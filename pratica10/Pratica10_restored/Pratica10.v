==> flow/design.v <==
module AsyncInputSynchronizer (
    input  wire clk,     
    input  wire asyncn,  
    output wire syncn
);
    reg ff1, ff2;
    always @(posedge clk or negedge asyncn) begin
        if (!asyncn) begin
            ff1 <= 1'b0;
            ff2 <= 1'b0;
        end else begin
            ff1 <= 1'b1;
            ff2 <= ff1;
        end
    end
    assign syncn = ff2;
endmodule
module PixelGen(
    input  wire clk,
    input  wire rstn,
    input  wire video_on, 
    input  wire p_tick,
    input  wire left_up,       
    input  wire left_down,     
    input  wire right_up,      
    input  wire right_down,    
    input  wire [9:0] pixel_x,
    input  wire [9:0] pixel_y,
    output reg [3:0] r,
    output reg [3:0] g,
    output reg [3:0] b
);
    localparam SCREEN_W     = 640;
    localparam SCREEN_H     = 480;
    localparam PADDLE_W     = 10;  
    localparam PADDLE_H     = 60;  
    localparam BALL_SIZE    = 10;  
    localparam LEFT_PADDLE_X  = 30;
    localparam RIGHT_PADDLE_X = SCREEN_W - 30 - PADDLE_W;
    localparam COLOR_BLACK = 12'h000;
    localparam COLOR_WHITE = 12'hFFF;
    localparam COLOR_RED   = 12'hF00;
    localparam COLOR_YELLOW  = 12'hFF0;
    wire refr_tick;
    assign refr_tick = (pixel_y == 480) && (pixel_x == 0);
    reg [9:0] left_paddle_y, right_paddle_y;
    reg [9:0] ball_x, ball_y;
    reg        ball_dir_x, ball_dir_y;
    reg [3:0] left_score;   
    reg [3:0] right_score;  
    always @(posedge clk or negedge rstn) begin
        if (!rstn) begin
            left_paddle_y  <= (SCREEN_H - PADDLE_H) / 2;
            right_paddle_y <= (SCREEN_H - PADDLE_H) / 2;
            ball_x         <= (SCREEN_W - BALL_SIZE) / 2;
            ball_y         <= (SCREEN_H - BALL_SIZE) / 2;
            ball_dir_x     <= 1'b1;
            ball_dir_y     <= 1'b1;
            left_score     <= 0;
            right_score    <= 0;
        end else if (refr_tick) begin
            if (left_up && (left_paddle_y >= 4))
                left_paddle_y <= left_paddle_y - 4;
            else if (left_down && ((left_paddle_y + PADDLE_H + 4) <= SCREEN_H))
                left_paddle_y <= left_paddle_y + 4;
            if (right_up && (right_paddle_y >= 4))
                right_paddle_y <= right_paddle_y - 4;
            else if (right_down && ((right_paddle_y + PADDLE_H + 4) <= SCREEN_H))
                right_paddle_y <= right_paddle_y + 4;
            if (ball_dir_x)
                ball_x <= ball_x + 2;
            else
                ball_x <= ball_x - 2;
            if (ball_dir_y)
                ball_y <= ball_y + 2;
            else
                ball_y <= ball_y - 2;
            if (ball_y <= BALL_SIZE)
                ball_dir_y <= 1'b1;
            else if (ball_y + BALL_SIZE >= SCREEN_H)
                ball_dir_y <= 1'b0;
            if (ball_x <= (LEFT_PADDLE_X + PADDLE_W)) begin
                if ((ball_y + BALL_SIZE >= left_paddle_y) &&
                    (ball_y <= left_paddle_y + PADDLE_H))
                    ball_dir_x <= 1'b1;
                else begin
                    ball_x     <= (SCREEN_W - BALL_SIZE) / 2;
                    ball_y     <= (SCREEN_H - BALL_SIZE) / 2;
                    ball_dir_x <= 1'b1;
                    ball_dir_y <= 1'b1;
                    right_score <= right_score + 1;
                end
            end
            if ((ball_x + BALL_SIZE) >= RIGHT_PADDLE_X) begin
                if ((ball_y + BALL_SIZE >= right_paddle_y) &&
                    (ball_y <= right_paddle_y + PADDLE_H))
                    ball_dir_x <= 1'b0;
                else begin
                    ball_x     <= (SCREEN_W - BALL_SIZE) / 2;
                    ball_y     <= (SCREEN_H - BALL_SIZE) / 2;
                    ball_dir_x <= 1'b0;
                    ball_dir_y <= 1'b1;
                    left_score <= left_score + 1;
                end
            end
        end
    end
    wire left_paddle_on, right_paddle_on, ball_on;
    assign left_paddle_on =
        (pixel_x >= LEFT_PADDLE_X) &&
        (pixel_x <  LEFT_PADDLE_X + PADDLE_W) &&
        (pixel_y >= left_paddle_y) &&
        (pixel_y <  left_paddle_y + PADDLE_H);
    assign right_paddle_on =
        (pixel_x >= RIGHT_PADDLE_X) &&
        (pixel_x <  RIGHT_PADDLE_X + PADDLE_W) &&
        (pixel_y >= right_paddle_y) &&
        (pixel_y <  right_paddle_y + PADDLE_H);
    assign ball_on =
        (pixel_x >= ball_x) &&
        (pixel_x <  (ball_x + BALL_SIZE)) &&
        (pixel_y >= ball_y) &&
        (pixel_y <  (ball_y + BALL_SIZE));
    wire [3:0] tens_digit_left = (left_score >= 10) ? 4'd1 : 4'd0;
    wire [3:0] units_digit_left = left_score - (tens_digit_left * 10);
    wire [3:0] tens_digit_right = (right_score >= 10) ? 4'd1 : 4'd0;
    wire [3:0] units_digit_right = right_score - (tens_digit_right * 10);
    wire left_tens_on = (pixel_x >= 16) && (pixel_x < 24) && (pixel_y >= 16) && (pixel_y < 24);
    wire left_units_on = (pixel_x >= 24) && (pixel_x < 32) && (pixel_y >= 16) && (pixel_y < 24);
    wire right_tens_on = (pixel_x >= 600) && (pixel_x < 608) && (pixel_y >= 16) && (pixel_y < 24);
    wire right_units_on = (pixel_x >= 608) && (pixel_x < 616) && (pixel_y >= 16) && (pixel_y < 24);
    function automatic pixel_on;
        input [3:0] digit;
        input [2:0] x_rel;
        input [2:0] y_rel;
        reg [6:0] seg;
        reg in_a, in_b, in_c, in_d, in_e, in_f, in_g;
    begin
        case (digit)
            4'd0: seg = 7'b1111110;
            4'd1: seg = 7'b0110000;
            4'd2: seg = 7'b1101101;
            4'd3: seg = 7'b1111001;
            4'd4: seg = 7'b0110011;
            4'd5: seg = 7'b1011011;
            4'd6: seg = 7'b1011111;
            4'd7: seg = 7'b1110000;
            4'd8: seg = 7'b1111111;
            4'd9: seg = 7'b1111011;
            default: seg = 7'b0000000;
        endcase
        in_a = (y_rel == 0) && (x_rel >= 1) && (x_rel <=6);
        in_b = (x_rel ==7) && (y_rel >=1) && (y_rel <=2);
        in_c = (x_rel ==7) && (y_rel >=4) && (y_rel <=5);
        in_d = (y_rel ==6) && (x_rel >=1) && (x_rel <=6);
        in_e = (x_rel ==0) && (y_rel >=4) && (y_rel <=5);
        in_f = (x_rel ==0) && (y_rel >=1) && (y_rel <=2);
        in_g = (y_rel ==3) && (x_rel >=1) && (x_rel <=6);
        pixel_on = (in_a & seg[6]) | (in_b & seg[5]) | (in_c & seg[4]) |
                   (in_d & seg[3]) | (in_e & seg[2]) | (in_f & seg[1]) |
                   (in_g & seg[0]);
    end
    endfunction
    wire [2:0] left_tens_x = pixel_x - 16;
    wire [2:0] left_tens_y = pixel_y - 16;
    wire left_tens_pixel = pixel_on(tens_digit_left, left_tens_x, left_tens_y);
    wire [2:0] left_units_x = pixel_x - 24;
    wire [2:0] left_units_y = pixel_y - 16;
    wire left_units_pixel = pixel_on(units_digit_left, left_units_x, left_units_y);
    wire [2:0] right_tens_x = pixel_x - 600;
    wire [2:0] right_tens_y = pixel_y - 16;
    wire right_tens_pixel = pixel_on(tens_digit_right, right_tens_x, right_tens_y);
    wire [2:0] right_units_x = pixel_x - 608;
    wire [2:0] right_units_y = pixel_y - 16;
    wire right_units_pixel = pixel_on(units_digit_right, right_units_x, right_units_y);
    wire score_on = (left_tens_on && left_tens_pixel) ||
                    (left_units_on && left_units_pixel) ||
                    (right_tens_on && right_tens_pixel) ||
                    (right_units_on && right_units_pixel);
    wire left_digit_pixel_on, right_digit_pixel_on;
	wire [7:0] left_digit_pixels, right_digit_pixels;
    reg [11:0] rgb_next;  
    always @* begin
        if (!video_on) begin
            rgb_next = COLOR_BLACK;
        end else begin
            rgb_next = COLOR_BLACK;
            if (left_paddle_on || right_paddle_on) begin
                rgb_next = COLOR_WHITE;
            end
            if (ball_on) begin
                rgb_next = COLOR_YELLOW;
            end
            if (score_on) begin
                rgb_next = COLOR_WHITE;
            end
        end
    end
    always @(posedge clk) begin
        if (p_tick)
            {r, g, b} <= rgb_next;
    end
endmodule
module Pratica10(
    input           MAX10_CLK1_50,  
    input     [1:0] KEY,           
    input     [9:0] SW,            
    output    [3:0] VGA_B,
    output    [3:0] VGA_G,
    output          VGA_HS,
    output    [3:0] VGA_R,
    output          VGA_VS
);
    wire clk        = MAX10_CLK1_50;
    wire async_rstn = ~SW[0];   
    wire sync_rstn;
    AsyncInputSynchronizer u_rst_sync (
        .clk   (clk),
        .asyncn(async_rstn),
        .syncn (sync_rstn)
    );
    wire left_up     = ~KEY[1];  
    wire left_down   = ~KEY[0];  
    wire right_up    =  SW[9];   
    wire right_down  =  SW[8];   
    wire video_on, pixel_tick;
    wire [9:0] pixel_x, pixel_y;
    VGASync vsync_unit (
        .clk       (clk),
        .rstn      (sync_rstn),
        .hsync     (VGA_HS),
        .vsync     (VGA_VS),
        .video_on  (video_on),
        .p_tick    (pixel_tick),
        .pixel_x   (pixel_x),
        .pixel_y   (pixel_y)
    );
    wire [11:0] rgb_next;
    reg  [11:0] rgb_reg;
    PixelGen px_gen (
        .clk        (clk),
        .rstn       (sync_rstn),
        .video_on   (video_on),
        .p_tick     (pixel_tick),
        .left_up    (left_up),
        .left_down  (left_down),
        .right_up   (right_up),
        .right_down (right_down),
        .pixel_x    (pixel_x),
        .pixel_y    (pixel_y),
        .r          (rgb_next[11:8]),
        .g          (rgb_next[7:4]),
        .b          (rgb_next[3:0])
    );
    always @(posedge clk) begin
        if (pixel_tick)
            rgb_reg <= rgb_next;
    end
    assign VGA_R = rgb_reg[11:8];
    assign VGA_G = rgb_reg[7:4];
    assign VGA_B = rgb_reg[3:0];
endmodule
module VGASync(
	input wire clk, rstn,
	output wire hsync, vsync, video_on, p_tick,
	output wire [9:0] pixel_x, pixel_y
);
	localparam HD = 640;  
	localparam HF = 48;  
	localparam HB = 16;  
	localparam HR = 96;  
	localparam VD = 480;  
	localparam VF = 10;  
	localparam VB = 33;  
	localparam VR = 2;  
	reg mod2_reg;
	wire mod2_next;
	reg [9:0] h_count_reg, h_count_next;
	reg [9:0] v_count_reg, v_count_next;
	reg v_sync_reg, h_sync_reg;
	wire v_sync_next, h_sync_next;
	wire h_end, v_end, pixel_tick;
	always@(posedge clk, negedge rstn)
		if(rstn == 0)
		begin
			mod2_reg <= 1'b0;
			v_count_reg <= 0;
			h_count_reg <= 0;
			v_sync_reg <= 1'b0;
			h_sync_reg <= 1'b0;
		end
		else
		begin
			mod2_reg <= mod2_next;
			v_count_reg <= v_count_next;
			h_count_reg <= h_count_next;
			v_sync_reg <= v_sync_next;
			h_sync_reg <= h_sync_next;
		end
	assign mod2_next = ~mod2_reg;
	assign pixel_tick = mod2_reg;
	assign h_end = (h_count_reg == (HD+HF+HB+HR-1));
	assign v_end = (v_count_reg == (VD+VF+VB+VR-1));
	always@*
		if(pixel_tick)  
			if(h_end)
				h_count_next = 0;
			else
				h_count_next = h_count_reg + 1;
		else
			h_count_next = h_count_reg;
	always@*
		if(pixel_tick & h_end)  
			if(v_end)
				v_count_next = 0;
			else
				v_count_next = v_count_reg + 1;
		else
			v_count_next = v_count_reg;
	assign h_sync_next = (h_count_reg >= (HD+HB) &&
								 h_count_reg <= (HD+HB+HR-1));
	assign v_sync_next = (v_count_reg >= (VD+VB) &&
								 v_count_reg <= (VD+VB+VR-1));
	assign video_on = (h_count_reg<HD) && (v_count_reg<VD);
	assign hsync = h_sync_reg;
	assign vsync = v_sync_reg;
	assign pixel_x = h_count_reg;
	assign pixel_y = v_count_reg;
	assign p_tick = pixel_tick;
endmodule
### From RTL to reports: Pratica10

The steps from the RTL of Pratica10 to its reports follow in flow order.
Line numbers count from 1 in the design file above.
A cell with -- has no value.

| inputs | value |
|---|---|
| design top | Pratica10 |
| clock | MAX10_CLK1_50 |
| standard-cell library | sky130hd |
| corner | tt_025C_1v80 |

### Elaborated design

Counts by Yosys on the flattened word-level netlist (proc, flatten, opt, wreduce; memories kept). Register bits leave out memories and registers merged into their read ports (data or address). Print and check cells are left out.
Yosys's memory passes give these memory sizes; they may raise the number of words (mostly to a power of two), join words into wider ones and drop unused or constant bits.

| operators by class | value |
|---|---|
| $add $sub $neg | 25 |
| $mul | 2 |
| order comparisons | 53 |
| equal/unequal tests | 9 |
| muxes and demuxes | 29 |
| bitwise logic cells | 58 |
| reductions and logical operators | 109 |

Operator list:

| kind | number |
|---|---|
| 2-to-1 mux 10 bit | 16 |
| logical AND 1 bit | 91 |
| <= comparator 10 x 32 -> 1 bit | 2 |
| greater-or-equal comparator 32 x 10 -> 1 bit | 2 |
| adder 32 x 3 -> 32 bit with constant B | 2 |
| <= comparator 32 x 9 -> 1 bit with constant B | 2 |
| < comparator 10 x 11 -> 1 bit | 4 |
| greater-or-equal comparator 10 bit | 4 |
| greater-or-equal comparator 10 bit with constant B | 4 |
| < comparator 10 bit with constant B | 4 |
| greater-or-equal comparator 10 x 5 -> 1 bit with constant B | 4 |
| 2-to-1 mux 12 bit | 3 |
| greater-or-equal comparator 32 x 10 -> 1 bit with constant B | 1 |
| greater-or-equal comparator 32 x 9 -> 1 bit with constant B | 1 |
| bitwise AND 1 bit | 29 |
| bitwise OR 1 bit | 24 |
| multiplier 4 x 3 -> 3 bit with constant B | 2 |
| adder 10 x 4 -> 11 bit with constant B | 2 |
| adder 10 x 6 -> 11 bit with constant B | 2 |
| adder 10 x 1 -> 10 bit with constant B | 2 |
| <= comparator 10 bit with constant B | 2 |
| equality test 10 bit with constant B | 2 |
| adder 10 x 2 -> 10 bit with constant B | 2 |
| subtractor 10 x 2 -> 10 bit with constant B | 2 |
| adder 10 x 3 -> 10 bit with constant B | 2 |
| subtractor 10 x 3 -> 10 bit with constant B | 2 |
| greater-or-equal comparator 10 x 3 -> 1 bit with constant B | 2 |
| < comparator 10 x 5 -> 1 bit with constant B | 2 |

Other operator kinds: 23; their cells: 68.

| bit counts | value |
|---|---|
| flip-flop bits (word level) | 99 |
| memory bits (read-only) | 448 |
| memories | 4 |
| word-level cells | 308 |

Memory list:

| name | depth | width | rd ports | write ports | RTL line | text |
|---|---|---|---|---|---|---|
| (name not given) | 16 | 7 | 1 | 0 | 139 | `case (digit)` |
| (name not given) | 16 | 7 | 1 | 0 | 139 |  |
| (name not given) | 16 | 7 | 1 | 0 | 139 |  |
| (name not given) | 16 | 7 | 1 | 0 | 139 |  |

### Depth

Depth = most cells in a row (Yosys ltp): at word level without a register or memory, in the mapped netlist without a sequential cell, where the memories' decode and read muxes count.

| logic depth | value |
|---|---|
| depth in word-level cells | 16 |
| ABC_AREA | 0 |
| depth in mapped cells | 16 |
| gate-level depth less buffers | 15 |

### Netlist

Source: synth_stat.txt of the flow (Yosys; design flattened, memories mapped). It holds for the ABC_AREA given above (unset counts as 0); a run with the other value may have another netlist.
Totals and module areas in this step are rounded.

Cell types:

| type | number | area in all (sq um) |
|---|---|---|
| sky130_fd_sc_hd__ha_1 | 152 | 1.9E+03 |
| sky130_fd_sc_hd__dfrtp_1 | 51 | 1.28E+03 |
| sky130_fd_sc_hd__dfstp_2 | 20 | 525.504 |
| sky130_fd_sc_hd__xnor2_1 | 54 | 472.954 |
| sky130_fd_sc_hd__o21ai_0 | 69 | 345.331 |
| sky130_fd_sc_hd__nor2_1 | 86 | 322.81 |
| sky130_fd_sc_hd__inv_1 | 69 | 258.998 |
| sky130_fd_sc_hd__a21oi_1 | 50 | 250.24 |
| sky130_fd_sc_hd__nand2_1 | 53 | 198.941 |
| sky130_fd_sc_hd__nor3_1 | 36 | 180.173 |
| sky130_fd_sc_hd__nor4_1 | 24 | 150.144 |
| sky130_fd_sc_hd__a21o_1 | 17 | 127.622 |
| sky130_fd_sc_hd__nand4_1 | 20 | 125.12 |
| sky130_fd_sc_hd__clkbuf_1 | 33 | 123.869 |
| sky130_fd_sc_hd__edfxtp_1 | 4 | 120.115 |
| sky130_fd_sc_hd__nand2b_1 | 17 | 106.352 |
| sky130_fd_sc_hd__xor2_1 | 12 | 105.101 |
| sky130_fd_sc_hd__a31oi_1 | 16 | 100.096 |

Not listed: further types 63, cells in them 212.

| synthesis totals | value |
|---|---|
| standard cells after synthesis | 995 |
| cell area after synthesis | 8380 sq um |
| sequential area | 1920 sq um |
| flip-flop cells | 75 |

By module: a second synthesis without flattening, with its own total; a netlist apart from the flattened one above.

| second synthesis, totals | value |
|---|---|
| cell total of the unflattened synthesis | 1038 |
| area total of the unflattened synthesis | 9060 sq um |

Each row is one instance without its submodules.

By module:

| module | instances | cells | area (sq um) | sequential area (sq um) |
|---|---|---|---|---|
| PixelGen | 1 | 892 | 7390 | 1240 |
| VGASync | 1 | 128 | 1250 | 576 |
| Pratica10 | 1 | 15 | 372 | 360 |
| AsyncInputSynchronizer | 1 | 3 | 53.8 | 50.0 |

### Timing after synthesis

Path of least setup slack by OpenSTA after synthesis, without wires, with an ideal clock, recovery checks aside; 20% of the period is set as input and as output delay. Where synthesis merged equal registers, the netlist keeps one of their names.

| path after synthesis | value |
|---|---|
| kind | flip-flop to flip-flop |
| from | register px_gen.right_paddle_y[2] |
| to | register px_gen.ball_x[9] |
| period | 3.33 ns |
| launch time at the first pin | 0.000 ns |
| data arrival time | 3.223 ns |
| required time | 3.212 ns |
| setup slack | -0.011 ns |
| path delay | 3.341 ns |
| stages on the path | 17 |
| synthesis period reached | 3.341 ns |

"path delay" = arrival - input delay + setup time.
"stages on the path": output pins that drive a net of the path, with the launching flip-flop's if there is one; two outputs of one cell count as two.
"synthesis period reached" is the clock period less the worst setup slack; recovery checks do not enter. This is arithmetic on one report: input and output delays are still those of the set period (20% each).
The rows between start and end are the longest chain of elaborated cells between them; the timing report does not say that the signal goes this way. Where chains are equally long, one stands for them.
A line is the first line of the expression or statement that the cell stems from. Yosys adds cells for indexed reads and writes and turns some case tables into memories.
A register here has more assigning lines than the two given.

| between the ends, after synthesis | value |
|---|---|
| path through | sky130_fd_sc_hd__dfrtp_1 -> sky130_fd_sc_hd__inv_1 -> sky130_fd_sc_hd__ha_1 -> sky130_fd_sc_hd__or3b_2 -> sky130_fd_sc_hd__nand2_1 -> sky130_fd_sc_hd__nor2_1 -> sky130_fd_sc_hd__xnor2_1 -> sky130_fd_sc_hd__ha_1 -> sky130_fd_sc_hd__o21ai_0 -> sky130_fd_sc_hd__nand2b_1 -> sky130_fd_sc_hd__a21oi_1 -> sky130_fd_sc_hd__a211oi_1 -> sky130_fd_sc_hd__a31oi_1 -> sky130_fd_sc_hd__o22ai_1 -> sky130_fd_sc_hd__clkbuf_1 -> sky130_fd_sc_hd__a21oi_1 -> sky130_fd_sc_hd__a21o_1 |
| cells in the longest elaborated chain | 5 |
| elaborated cells on any way between the ends | 6 |

Ends and longest elaborated chain, after synthesis:

| what | RTL line | text |
|---|---|---|
| from (decl) | 46 | `reg [9:0] left_paddle_y, right_paddle_y;` |
| from (assign) | 54 | `right_paddle_y <= (SCREEN_H - PADDLE_H) / 2;` |
| from (assign) | 67 | `right_paddle_y <= right_paddle_y - 4;` |
| adder 10 x 6 -> 11 bit | 96 | `(ball_y <= right_paddle_y + PADDLE_H))` |
| <= comparator 10 x 32 -> 1 bit | 96 |  |
| logical AND 1 bit | 95 | `if ((ball_y + BALL_SIZE >= right_paddle_y) &&` |
| 2-to-1 mux 10 bit | 95 |  |
| 2-to-1 mux 10 bit | 94 | `if ((ball_x + BALL_SIZE) >= RIGHT_PADDLE_X) begin` |
| to (assign) | 87 | `ball_x     <= (SCREEN_W - BALL_SIZE) / 2;` |
| to (assign) | 99 | `ball_x     <= (SCREEN_W - BALL_SIZE) / 2;` |
| to (decl) | 47 | `reg [9:0] ball_x, ball_y;` |

### Path in the finished layout

Path of least setup slack in the final report of job 1 (OpenROAD, finished layout, wires in). Where an end is a register, its clock arrival counts in the times.

| path after layout | value |
|---|---|
| kind | flip-flop to flip-flop |
| from | register px_gen.ball_y[1] |
| to | register (name not given) |
| period | 3.39 ns |
| launch time at the first pin | 0.35 ns |
| data arrival time | 3.54 ns |
| required time | 3.67 ns |
| setup slack | 0.12 ns |
| stages on the path | 14 |

The rows between start and end are the longest chain of elaborated cells between them; the timing report does not say that the signal goes this way. Where chains are equally long, one stands for them.
A register here has more assigning lines than the two given.

| between the ends, after layout | value |
|---|---|
| path through | sky130_fd_sc_hd__dfstp_2 -> sky130_fd_sc_hd__ha_2 -> sky130_fd_sc_hd__o2111ai_1 -> sky130_fd_sc_hd__xnor2_1 -> sky130_fd_sc_hd__buf_4 -> sky130_fd_sc_hd__ha_1 -> sky130_fd_sc_hd__a21o_1 -> sky130_fd_sc_hd__a21o_1 -> sky130_fd_sc_hd__a21oi_2 -> sky130_fd_sc_hd__a31oi_4 -> sky130_fd_sc_hd__or3_4 -> sky130_fd_sc_hd__buf_6 -> sky130_fd_sc_hd__nor4_4 -> sky130_fd_sc_hd__xor2_1 |
| cells in the longest elaborated chain | 5 |
| elaborated cells on any way between the ends | 6 |

Ends and longest elaborated chain, after layout:

| what | RTL line | text |
|---|---|---|
| from (decl) | 47 | `reg [9:0] ball_x, ball_y;` |
| from (assign) | 56 | `ball_y         <= (SCREEN_H - BALL_SIZE) / 2;` |
| from (assign) | 75 | `ball_y <= ball_y + 2;` |
| adder 10 x 4 -> 11 bit | 95 | `if ((ball_y + BALL_SIZE >= right_paddle_y) &&` |
| greater-or-equal comparator 32 x 10 -> 1 bit | 95 |  |
| logical AND 1 bit | 95 |  |
| NOT 1 bit | -- |  |
| AND reduction 3 bit | -- |  |
| to (assign) | 59 |  |
| to (assign) | 103 |  |
| to (decl) | 49 |  |

Wiki page: Pratica10 / flow data

Pratica10 through Yosys and OpenROAD on sky130hd: 2 stored runs, unordered, with their settings and measured results. The constraints put input and output delay at 20% of the set period each and load the outputs with 0.01 pF.
"reached clock period" = clock period - worst setup slack. The figure is calculated, with input and output delays left at 20% of the set period.
"allowed time less slack (worst setup path)" is the time allowed to the run's worst setup path (the clock period less input and output delay, where it has them) less its slack. Clock arrival times count: a late capture clock shortens it, a late launch clock lengthens it.
"overall power": no workload was simulated; the value follows from the tool's default switching activity.
The measured numbers are rounded.
Among the settings, . means not set for that run.

| stored run | period_ns | CAP_MARGIN | CORE_MARGIN | CORE_UTILIZATION | SLEW_MARGIN | PLACE_DENSITY_LB_ADDON | GPL_TIMING_DRIVEN | GPL_ROUTABILITY_DRIVEN | MAX_ROUTING_LAYER | chip area after synthesis (Yosys) (sq um) | full die area (sq um) | std-cell area (final layout) (sq um) | utilization after layout (%) | setup slack of the critical path (ns) | setup TNS (ns) | overall power (mW) | reached clock period (ns) | allowed time less slack (worst setup path) (ns) | worst setup path type |
|---|---|---|---|---|---|---|---|---|---|---|---|---|---|---|---|---|---|---|---|
| job 1 | 3.39 | 20 | 2 | 40 | 20 | . | . | . | . | 8380 | 22100 | 9750 | 47.9 | 0.124 | 0.000 | 2.37 | 3.266 | 3.27 | flip-flop to flip-flop |
| job 2 | 6.16 | 15 | 2 | 48 | 40 | 0.23 | 0 | 0 | met5 | 8380 | 18500 | 9210 | 53.6 | 1.80 | 0.000 | 1.21 | 4.362 | 4.36 | flip-flop to flip-flop |
